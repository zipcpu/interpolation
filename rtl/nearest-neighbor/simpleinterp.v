==> flow/design.v <==
`default_nettype	none
module	simpleinterp #(
		parameter	INW   = 28,	 
				CTRBITS = 32	 
	) (
		input	wire			i_clk,
		input	wire			i_ce,
		input	wire	[(CTRBITS-1):0]	i_step,
		input	wire	[(INW-1):0]	i_data,
		output	reg			o_ce,
		output	wire	[(INW-1):0]	o_data
	);
	reg	[(CTRBITS-1):0]	r_counter;
	always @(posedge i_clk)
	if (i_ce)
		{ o_ce, r_counter } <= r_counter + i_step;
	else
		o_ce <= 1'b0;
	always @(posedge i_clk)
		o_data <= i_data;
endmodule
# --- Reports on simpleinterp ---
# The steps from the RTL of simpleinterp to its reports follow in flow order.
# Lines are those of the file above, counted from 1.
setup:
  top_module: "simpleinterp"
  clk_port: "i_clk"
  lib: "sky130hd"
  pvt_corner: "tt_025C_1v80"

# --- Word level ---
# Source: Yosys, flattened and elaborated, memories not mapped. Widths are those after wreduce; folded enables and synchronous resets count as part of the registers. Registers that Yosys merges into a memory's read port (data or address) are not register bits. Print and check cells do not count. Equal cells are merged and count once.
classes:
  addsub: 1
ops:
  columns: ["op", "count"]
  rows:
  - ["32-bit by 32-bit adder with 33-bit output", 1]
word_totals:
  ff_bits: 61
  output_inout_bits: 29
  elab_cells: 4

# --- Depth ---
# Yosys ltp: most cells in a row. Word level: on the elaborated netlist, between registers, memories and ports. Mapped: between sequential cells and ports; inverters and the memories' decode and read muxes count.
depth:
  word_depth: 1
  ABC_AREA: 0
  depth_mapped: 9

# --- Synthesis result ---
# The flow's flattened synthesis, as Yosys stat reports it; memories are mapped. The netlist is that of the ABC_AREA named above (0 if unset); the other value can give another one.
# Totals and module areas in this step are rounded.
by_type:
  columns: ["cell_type", "count", "area_total_um2"]
  rows:
  - ["sky130_fd_sc_hd__edfxtp_1", 32, 960.922]
  - ["sky130_fd_sc_hd__dfxtp_1", 29, 580.557]
  - ["sky130_fd_sc_hd__ha_1", 32, 400.384]
  - ["sky130_fd_sc_hd__a21oi_1", 30, 150.144]
  - ["sky130_fd_sc_hd__xnor2_1", 16, 140.134]
  - ["sky130_fd_sc_hd__xor2_1", 12, 105.101]
  - ["sky130_fd_sc_hd__a21o_1", 12, 90.086]
  - ["sky130_fd_sc_hd__nand2_1", 21, 78.826]
  - ["sky130_fd_sc_hd__o21ai_0", 14, 70.067]
  - ["sky130_fd_sc_hd__nor2_1", 12, 45.043]
  - ["sky130_fd_sc_hd__nand4_1", 6, 37.536]
  - ["sky130_fd_sc_hd__a31oi_1", 5, 31.28]
  - ["sky130_fd_sc_hd__o21bai_1", 4, 30.029]
  - ["sky130_fd_sc_hd__nand3_1", 5, 25.024]
  - ["sky130_fd_sc_hd__nor3_1", 5, 25.024]
  - ["sky130_fd_sc_hd__clkbuf_1", 6, 22.522]
  - ["sky130_fd_sc_hd__o211ai_1", 3, 22.522]
  - ["sky130_fd_sc_hd__fa_1", 1, 20.019]
# Other cell types: 33; their cells: 48.
synth_totals:
  mapped_cells: 293
  mapped_area_mm2: 0.003209
  sequential_area_mm2: 0.001541
  ff_cells: 61

# --- Timing after synthesis ---
# Path of least setup slack by OpenSTA after synthesis, without wires, with an ideal clock, recovery checks aside; 20% of the period is set as input and as output delay. Where synthesis merged equal registers, the netlist keeps one of their names.
synth_path:
  kind: "in2reg"
  from: "in i_step[0]"
  to: "reg r_counter[26]"
  period_ps: 4100
  input_delay_ps: 820
  setup_time_ps: 266
  arrival_time_ps: 2785
  path_slack_ps: 1050
  path_delay_ps: 2231
  path_stages: 9
  n_path_buf: 0
  synth_period_reached_ps: 3050
# "path_delay_ps" = arrival - input delay + setup time.
# "path_stages": output pins that drive a net of the path, with the launching flip-flop's if there is one; two outputs of one cell count as two.
# "synth_period_reached_ps" = period - worst setup slack (recovery checks aside). The figure is calculated, with input and output delays left at 20% of the set period.
# The rows between start and end are the longest chain of elaborated cells between them; the timing report does not say that the signal goes this way. Where chains are equally long, one stands for them.
# Each line given opens the expression or statement behind the cell; cells for indexed reads and writes are added by Yosys, which also makes memories of some case tables.
synth_via:
  path_cell_list: "sky130_fd_sc_hd__ha_1 > sky130_fd_sc_hd__fa_1 > sky130_fd_sc_hd__a21oi_1 > sky130_fd_sc_hd__o21ai_1 > sky130_fd_sc_hd__a221o_1 > sky130_fd_sc_hd__a21o_1 > sky130_fd_sc_hd__a21oi_2 > sky130_fd_sc_hd__o221ai_1 > sky130_fd_sc_hd__xor2_1"
  elab_chain_cells: 1
  cone_cells: 1
  cone_lines: 1
  cone_classes: "add/sub (1)"
synth_lines:
  columns: ["item", "line", "text"]
  rows:
  - ["start, declared", 8, "input wire [(CTRBITS-1):0] i_step,"]
  - ["32-bit by 32-bit adder with 33-bit output", 16, "{ o_ce, r_counter } <= r_counter + i_step;"]
  - ["end, declared", 13, "reg [(CTRBITS-1):0] r_counter;"]

# --- Worst path after layout ---
# From the final timing report of entry B: the path of least setup slack in the routed layout; clock arrival at registers is part of the times.
# The path's times are printed in steps of 10 ps; the period is the one set.
layout_path:
  kind: "in2reg"
  from: "in i_step[0]"
  to: "reg r_counter[26]"
  period_ps: 4310
  input_delay_ps: 860
  setup_time_ps: 250
  arrival_time_ps: 3730
  path_slack_ps: 680
  path_stages: 10
  n_path_buf: 1
# The rows between start and end are the longest chain of elaborated cells between them; the timing report does not say that the signal goes this way. Where chains are equally long, one stands for them.
layout_via:
  path_cell_list: "sky130_fd_sc_hd__clkdlybuf4s50_1 > sky130_fd_sc_hd__ha_1 > sky130_fd_sc_hd__fa_1 > sky130_fd_sc_hd__a21oi_1 > sky130_fd_sc_hd__o21ai_1 > sky130_fd_sc_hd__a221o_1 > sky130_fd_sc_hd__a21o_1 > sky130_fd_sc_hd__a21oi_2 > sky130_fd_sc_hd__o221ai_1 > sky130_fd_sc_hd__xor2_1"
  elab_chain_cells: 1
  cone_cells: 1
  cone_lines: 1
  cone_classes: "add/sub (1)"
layout_lines:
  columns: ["item", "line", "text"]
  rows:
  - ["start, declared", 8, "input wire [(CTRBITS-1):0] i_step,"]
  - ["32-bit by 32-bit adder with 33-bit output", 16, "{ o_ce, r_counter } <= r_counter + i_step;"]
  - ["end, declared", 13, "reg [(CTRBITS-1):0] r_counter;"]

Data sheet: physical implementation of simpleinterp

2 stored runs of simpleinterp in the flow (synthesis by Yosys, layout by OpenROAD, sky130hd cells), in arbitrary order. Constraints: input delay and output delay 20% of the set period each, output load 0.01 pF.
"achievedPeriod_ps": clock period set for the run, less the worst setup slack. It is reckoned from that one timing run; input and output delays stay at 20% of the period that was set.
"timing.worst_path_ps" = time allowed to the worst setup path (clock period - input delay - output delay, where it has them) - its slack; a late launch clock adds to it, a late capture clock takes from it.
"final_power_mw" rests on the timing tool's default activity at the inputs, not on a simulated workload.
"timing.worst_path_ps" is given in steps of 10 ps.
Values from the reports are rounded here.

--- entry A ---
==> flow/run.sh <==
#!/bin/bash
# the make line also repeats the synthesis and layout settings of config.mk as NAME=value (left out here)
make -C /OpenROAD-flow-scripts/flow DESIGN_CONFIG=/design/flow/config.mk WORK_HOME=/design/flow/orfs CLKGATE_MAP_FILE= finish
==> flow/config.mk <==
export PLATFORM = sky130hd
export DESIGN_NAME = simpleinterp
export DESIGN_NICKNAME = simpleinterp
export VERILOG_FILES = /design/flow/design.v
export SDC_FILE = /design/flow/constraint.sdc
export NUM_CORES = 4
export LEC_CHECK = 0
export CAP_MARGIN = 20
export CORE_ASPECT_RATIO = 1.54
export CORE_MARGIN = 2
export CORE_UTILIZATION = 67
export CTS_CLUSTER_DIAMETER = 28
export CTS_CLUSTER_SIZE = 35
export GPL_ROUTABILITY_DRIVEN = 1
export PLACE_DENSITY_LB_ADDON = 0.11
export SETUP_SLACK_MARGIN = 0.72
export SLEW_MARGIN = 30
==> flow/constraint.sdc <==
create_clock -name core_clock -period 2.97 [get_ports {i_clk}]
set_input_delay 0.5940 -clock core_clock [delete_from_list [all_inputs] [get_ports {i_clk}]]
set_output_delay 0.5940 -clock core_clock [all_outputs]
set_load 0.01 [all_outputs]

==> results, as YAML <==
outcome: "no final report: clock tree synthesis broke off with DPL-0038"

--- entry B ---
==> flow/run.sh <==
#!/bin/bash
# the make line also repeats the synthesis and layout settings of config.mk as NAME=value (left out here)
make -C /OpenROAD-flow-scripts/flow DESIGN_CONFIG=/design/flow/config.mk WORK_HOME=/design/flow/orfs CLKGATE_MAP_FILE= finish
==> flow/config.mk <==
export PLATFORM = sky130hd
export DESIGN_NAME = simpleinterp
export DESIGN_NICKNAME = simpleinterp
export VERILOG_FILES = /design/flow/design.v
export SDC_FILE = /design/flow/constraint.sdc
export NUM_CORES = 4
export LEC_CHECK = 0
export CAP_MARGIN = 20
export CELL_PAD_IN_SITES_DETAIL_PLACEMENT = 2
export CORE_MARGIN = 2
export CORE_UTILIZATION = 35
export CTS_CLUSTER_SIZE = 58
export GPL_ROUTABILITY_DRIVEN = 1
export GPL_TIMING_DRIVEN = 0
export PLACE_DENSITY_LB_ADDON = 0.01
export SETUP_SLACK_MARGIN = 0.11
export SLEW_MARGIN = 20
==> flow/constraint.sdc <==
create_clock -name core_clock -period 4.31 [get_ports {i_clk}]
set_input_delay 0.8620 -clock core_clock [delete_from_list [all_inputs] [get_ports {i_clk}]]
set_output_delay 0.8620 -clock core_clock [all_outputs]
set_load 0.01 [all_outputs]

==> results, as YAML <==
results:
  tns_setup_ps: 0
  final_power_mw: 3.131
  die_footprint_mm2: 0.009951
  timing.worst_path_ps: 2760
  timing.worst_path_kind: "in2reg"
  setup_worst_slack_ps: 684
  synth_chip_area_mm2: 0.003209
  hold_worst_slack_ps: 565
  post_route_util_pct: 51.0
  achievedPeriod_ps: 3626
  cell_area_final_mm2: 0.004493
