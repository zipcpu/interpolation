==> flow/design.v <==
`default_nettype none
module	lininterp #(
		parameter	INW   = 28,	 
				OWID  = 28,	 
				MPREC = 28,	 
				CTRBITS = 32	 
	) (
		input	wire			i_clk,
		input	wire			i_ce,
		input	wire	[(CTRBITS-1):0]	i_step,
		input	wire	[(INW-1):0]	i_data,
		output	wire			o_ce,
		output	wire	[(OWID-1):0]	o_data
	);
	localparam	FWID = MPREC+INW;
	reg				pre_ce;
	reg				r_ce, r_ovfl;
	reg	signed	[(INW-1):0]	r_next, r_last;
	reg	signed	[(INW):0]	r_slope;
	reg		[(CTRBITS-1):0]	r_counter;
	reg	signed	[(MPREC):0]	r_offset;
	wire	signed [(MPREC):0]	pre_offset;
	reg				x_ce;
	reg	[(INW-1):0]		x_base;
	reg	signed [(MPREC+INW+1):0] x_offset;
	reg	[(MPREC+INW-1):0]		pre_rounding;
	reg	[(FWID-1):0]	rounded_result;
	always @(posedge i_clk)
		pre_ce <= i_ce;
	initial	r_next  = 0;
	initial	r_last  = 0;
	initial	r_slope = 0;
	always @(posedge i_clk)
	if (i_ce)
	begin
		r_next <= i_data;
		r_last <= r_next;
		r_slope <= { i_data[(INW-1)], i_data }
			- { r_next[(INW-1)], r_next };
	end
	initial	r_ovfl  = 1'b1;
	initial	r_counter = 0;
	always @(posedge i_clk)
	if (i_ce)
		{ r_ovfl, r_counter } <= r_counter + i_step;
	else if (!r_ovfl)
		{ r_ovfl, r_counter } <= r_counter + i_step;
	initial	r_ce = 1'b0;
	always @(posedge i_clk)
		r_ce <= ((pre_ce)||(!r_ovfl));
	assign	pre_offset = { 1'b0, r_counter[(CTRBITS-1):(CTRBITS-MPREC)] };
	always @(posedge i_clk)
	if (r_ce)
		r_offset <= pre_offset;
	always @(posedge i_clk)
	if (r_ce)
	begin
		x_base   <= r_last;
		x_offset <= r_slope * r_offset;
	end
	always @(posedge i_clk)
		x_ce <= r_ce;
	always @(posedge i_clk)
	if (x_ce)
		pre_rounding <= { x_base, {(MPREC){1'b0}} }
				+ x_offset[(MPREC+INW-1):0];
	always @(posedge i_clk)
	if (x_ce)
		rounded_result <= pre_rounding
			+ { {(OWID){1'b0}},
				pre_rounding[(FWID-OWID)],
			{(FWID-OWID-1){!pre_rounding[(FWID-OWID)]}} };
	assign	o_ce = x_ce;
	assign	o_data = rounded_result[(FWID-1):(FWID-OWID)];
	wire	unused;
	assign	unused = &{ 1'b0, x_offset[(MPREC+INW+1):(MPREC+INW)],
			rounded_result[(FWID-OWID-1):0] };
endmodule
## Reports on lininterp

What the tools print for lininterp, step after step.
Lines are those of the file above, counted from 1.
Library cell names are shortened.
The mark n/a stands for no value.

| inputs | value |
|---|---|
| top | lininterp |
| clock | i_clk |
| standard-cell library | sky130hd |
| corner | tt_025C_1v80 |

## Elaborated design

Yosys after proc, flatten, opt, wreduce and memory -nomap, before mapping. Memory bits, and registers merged into a memory's read port (data or address), are not among the register bits. Print and check cells are not counted. Equal cells are merged and count once.

| cells by class | value |
|---|---|
| add/sub/neg operators | 4 |
| multipliers | 1 |
| equality and inequality tests | 1 |
| muxes and demuxes | 4 |
| reductions and logical operators | 3 |

Operators by type and width:

| kind | count |
|---|---|
| multiplier 29 x 29 -> 56 bit | 1 |
| two-way mux 32 bit | 2 |
| adder 56 x 28 -> 56 bit | 1 |
| adder 56 bit | 1 |
| adder 32 x 32 -> 33 bit | 1 |
| subtractor 28 x 28 -> 29 bit | 1 |
| zero test 1 bit | 2 |
| != test 2 bit with constant B | 1 |
| two-way mux 1 bit | 2 |
| logical OR 1 bit | 1 |

| storage and ports | value |
|---|---|
| register bits after elaboration | 345 |
| input port bits | 62 |
| output and inout port bits | 29 |
| elaborated cells | 26 |

## Logic depth

Depth = most cells in a row (Yosys ltp): at word level without a register or memory, in the mapped netlist without a sequential cell, where the memories' decode and read muxes count.

| logic depth | value |
|---|---|
| word-level depth | 3 |
| ABC_AREA | 0 |
| mapped depth | 30 |
| gate-level depth less buffers | 28 |

## Synthesis result

Yosys stat after the flow's synthesis: flattened, memories mapped to cells. It holds for the ABC_AREA given above (unset counts as 0); a run with the other value may have another netlist.

| synthesis totals | value |
|---|---|
| standard cells after synthesis | 4350 |
| cell area after synthesis | 44911.8 um^2 |
| sequential area | 9479.1 um^2 |
| flip-flops | 317 |
| buffers | 191 |

Cells by type:

| cell | count | total area (um^2) |
|---|---|---|
| fa_1 | 856 | 1.71E+04 |
| edfxtp_1 | 313 | 9.4E+03 |
| ha_1 | 283 | 3.54E+03 |
| inv_1 | 941 | 3.53E+03 |
| and2_1 | 519 | 3.25E+03 |
| nand2_1 | 383 | 1.44E+03 |
| xnor2_1 | 128 | 1.12E+03 |
| clkbuf_1 | 187 | 701.923 |
| a21oi_1 | 124 | 620.595 |
| a21o_1 | 57 | 427.91 |
| o21ai_0 | 67 | 335.322 |
| nor2_1 | 89 | 334.07 |
| xor2_1 | 38 | 332.819 |
| o21a_1 | 37 | 277.766 |
| nand3_1 | 34 | 170.163 |
| nand2b_1 | 22 | 137.632 |
| a211oi_1 | 17 | 127.622 |
| and3_1 | 20 | 125.12 |

Not listed: further types 70, cells in them 235.

## Worst setup path after synthesis

OpenSTA on the mapped netlist: ideal clock, no wires. The path of least setup slack (recovery checks aside). Input and output delay are each 20% of the period. Register names are those of the netlist, which keeps one name where synthesis merged equal registers.

| timing path post-synthesis | value |
|---|---|
| path type | register to register |
| start point | register r_slope[28] |
| end point | register x_offset[53] |
| clock period | 7460 ps |
| library setup time | 255 ps |
| launch time at the first pin | 0 ps |
| arrival | 7498 ps |
| data required time | 7205 ps |
| path slack | -293 ps |
| delay of the path | 7753 ps |
| driving pins on the path | 26 |
| path buffers | 2 |
| period reached after synthesis | 7753 ps |

"delay of the path" is the arrival time less input delay plus setup time.
"driving pins on the path" counts driving pins, that of a launching flip-flop among them; a cell with two outputs on the path counts twice.
"period reached after synthesis" = period - worst setup slack (recovery checks aside). The figure is calculated, with input and output delays left at 20% of the set period.
Between the ends stands the longest chain of elaborated cells between them, by number of cells; it is not shown to be the way that was timed. Of several equally long chains one is given.
A line is the first line of the expression or statement that the cell stems from. Yosys adds cells for indexed reads and writes and turns some case tables into memories.

| on the way, post-synthesis | value |
|---|---|
| cell sequence | edfxtp_1 clkbuf_1 clkbuf_1 nand2_1 fa_1 fa_1 fa_1 fa_1 inv_1 fa_1 fa_1 fa_1 inv_1 fa_1 inv_1 ha_1 a21o_1 a21o_1 a21o_1 a21oi_1 o21bai_1 a21o_1 a21o_1 a211oi_1 o21ai_0 and3_1 |
| length of the longest elaborated chain | 1 |
| elaborated cells between the ends (all ways) | 1 |
| RTL lines with such cells | 1 |
| those cells by class | mul: 1 |

Ends and longest elaborated chain, post-synthesis:

| item | line | text |
|---|---|---|
| from (decl) | 19 | `reg signed [(INW):0] r_slope;` |
| from (assign) | 38 | `r_slope <= { i_data[(INW-1)], i_data }` |
| multiplier 29 x 29 -> 56 bit | 59 | `x_offset <= r_slope * r_offset;` |
| to (assign) | 59 |  |

## Timing after layout

From the final timing report of stored run 1: the path of least setup slack in the routed layout; clock arrival at registers is part of the times.
The report prints the path's times to 10 ps; the period is as set.

| timing path post-layout | value |
|---|---|
| path type | register to register |
| start point | register r_offset[3] |
| end point | register x_offset[48] |
| clock period | 5920 ps |
| library setup time | 240 ps |
| launch time at the first pin | 600 ps |
| arrival | 7950 ps |
| data required time | 6250 ps |
| path slack | -1710 ps |
| driving pins on the path | 29 |
| path buffers | 3 |

Between the ends stands the longest chain of elaborated cells between them, by number of cells; it is not shown to be the way that was timed. Of several equally long chains one is given.

| on the way, post-layout | value |
|---|---|
| cell sequence | edfxtp_1 buf_6 buf_6 nand2_4 fa_2 fa_2 inv_1 fa_1 inv_1 fa_1 inv_1 fa_1 fa_1 fa_1 inv_1 fa_1 inv_1 ha_1 o21ai_0 nand2_1 o41ai_2 o21ai_2 a32oi_2 o31ai_4 o221ai_4 buf_4 nor4b_2 nor2_1 xnor2_1 |
| length of the longest elaborated chain | 1 |
| elaborated cells between the ends (all ways) | 1 |
| RTL lines with such cells | 1 |
| those cells by class | mul: 1 |

Ends and longest elaborated chain, post-layout:

| item | line | text |
|---|---|---|
| from (assign) | 54 | `r_offset <= pre_offset;` |
| multiplier 29 x 29 -> 56 bit | 59 | `x_offset <= r_slope * r_offset;` |
| to (assign) | 59 |  |

==> runs of lininterp <==
Design lininterp on sky130hd. What follows are 2 stored runs of the flow, each under its own settings; their order means nothing. The constraints put input and output delay at 20% of the set period each and load the outputs with 0.01 pF.
"period achieved" = clock period - worst setup slack. The figure is calculated, with input and output delays left at 20% of the set period.
"time on the worst setup path" = time allowed to the worst setup path (clock period - input delay - output delay, where it has them) - its slack; a late launch clock adds to it, a late capture clock takes from it.
"time on the worst setup path" is known to 10 ps.
Settings: - = not set for that run.

| run | period_ns | CORE_UTILIZATION | PLACE_DENSITY_LB_ADDON | CORE_ASPECT_RATIO | CTS_CLUSTER_SIZE | CTS_CLUSTER_DIAMETER | MAX_ROUTING_LAYER | CAP_MARGIN | CORE_MARGIN | SLEW_MARGIN | CELL_PAD_IN_SITES_GLOBAL_PLACEMENT | GPL_TIMING_DRIVEN | GPL_ROUTABILITY_DRIVEN | setup slack of the worst path (ps) | total negative setup slack (ps) | full die area (um^2) | utilization (%) | standard-cell area after routing (um^2) | period achieved (ps) | post-synthesis cell area (um^2) | time on the worst setup path (ps) | type of the worst setup path |
|---|---|---|---|---|---|---|---|---|---|---|---|---|---|---|---|---|---|---|---|---|---|---|
| stored run 1 | 5.92 | 66 | 0.14 | 1.56 | 14 | 236 | met4 | 20 | 2 | 20 | - | - | - | -1706 | -51611 | 70202.8 | 78.3 | 52831.9 | 7626 | 44911.8 | 7630 | register to register |
| stored run 2 | 6.06 | 45 | 0.14 | 0.6 | - | 253 | - | 20 | 2 | 20 | 1 | 0 | 0 | -1773 | -53222 | 102431.0 | 54.5 | 53664.0 | 7833 | 44911.8 | 7830 | register to register |
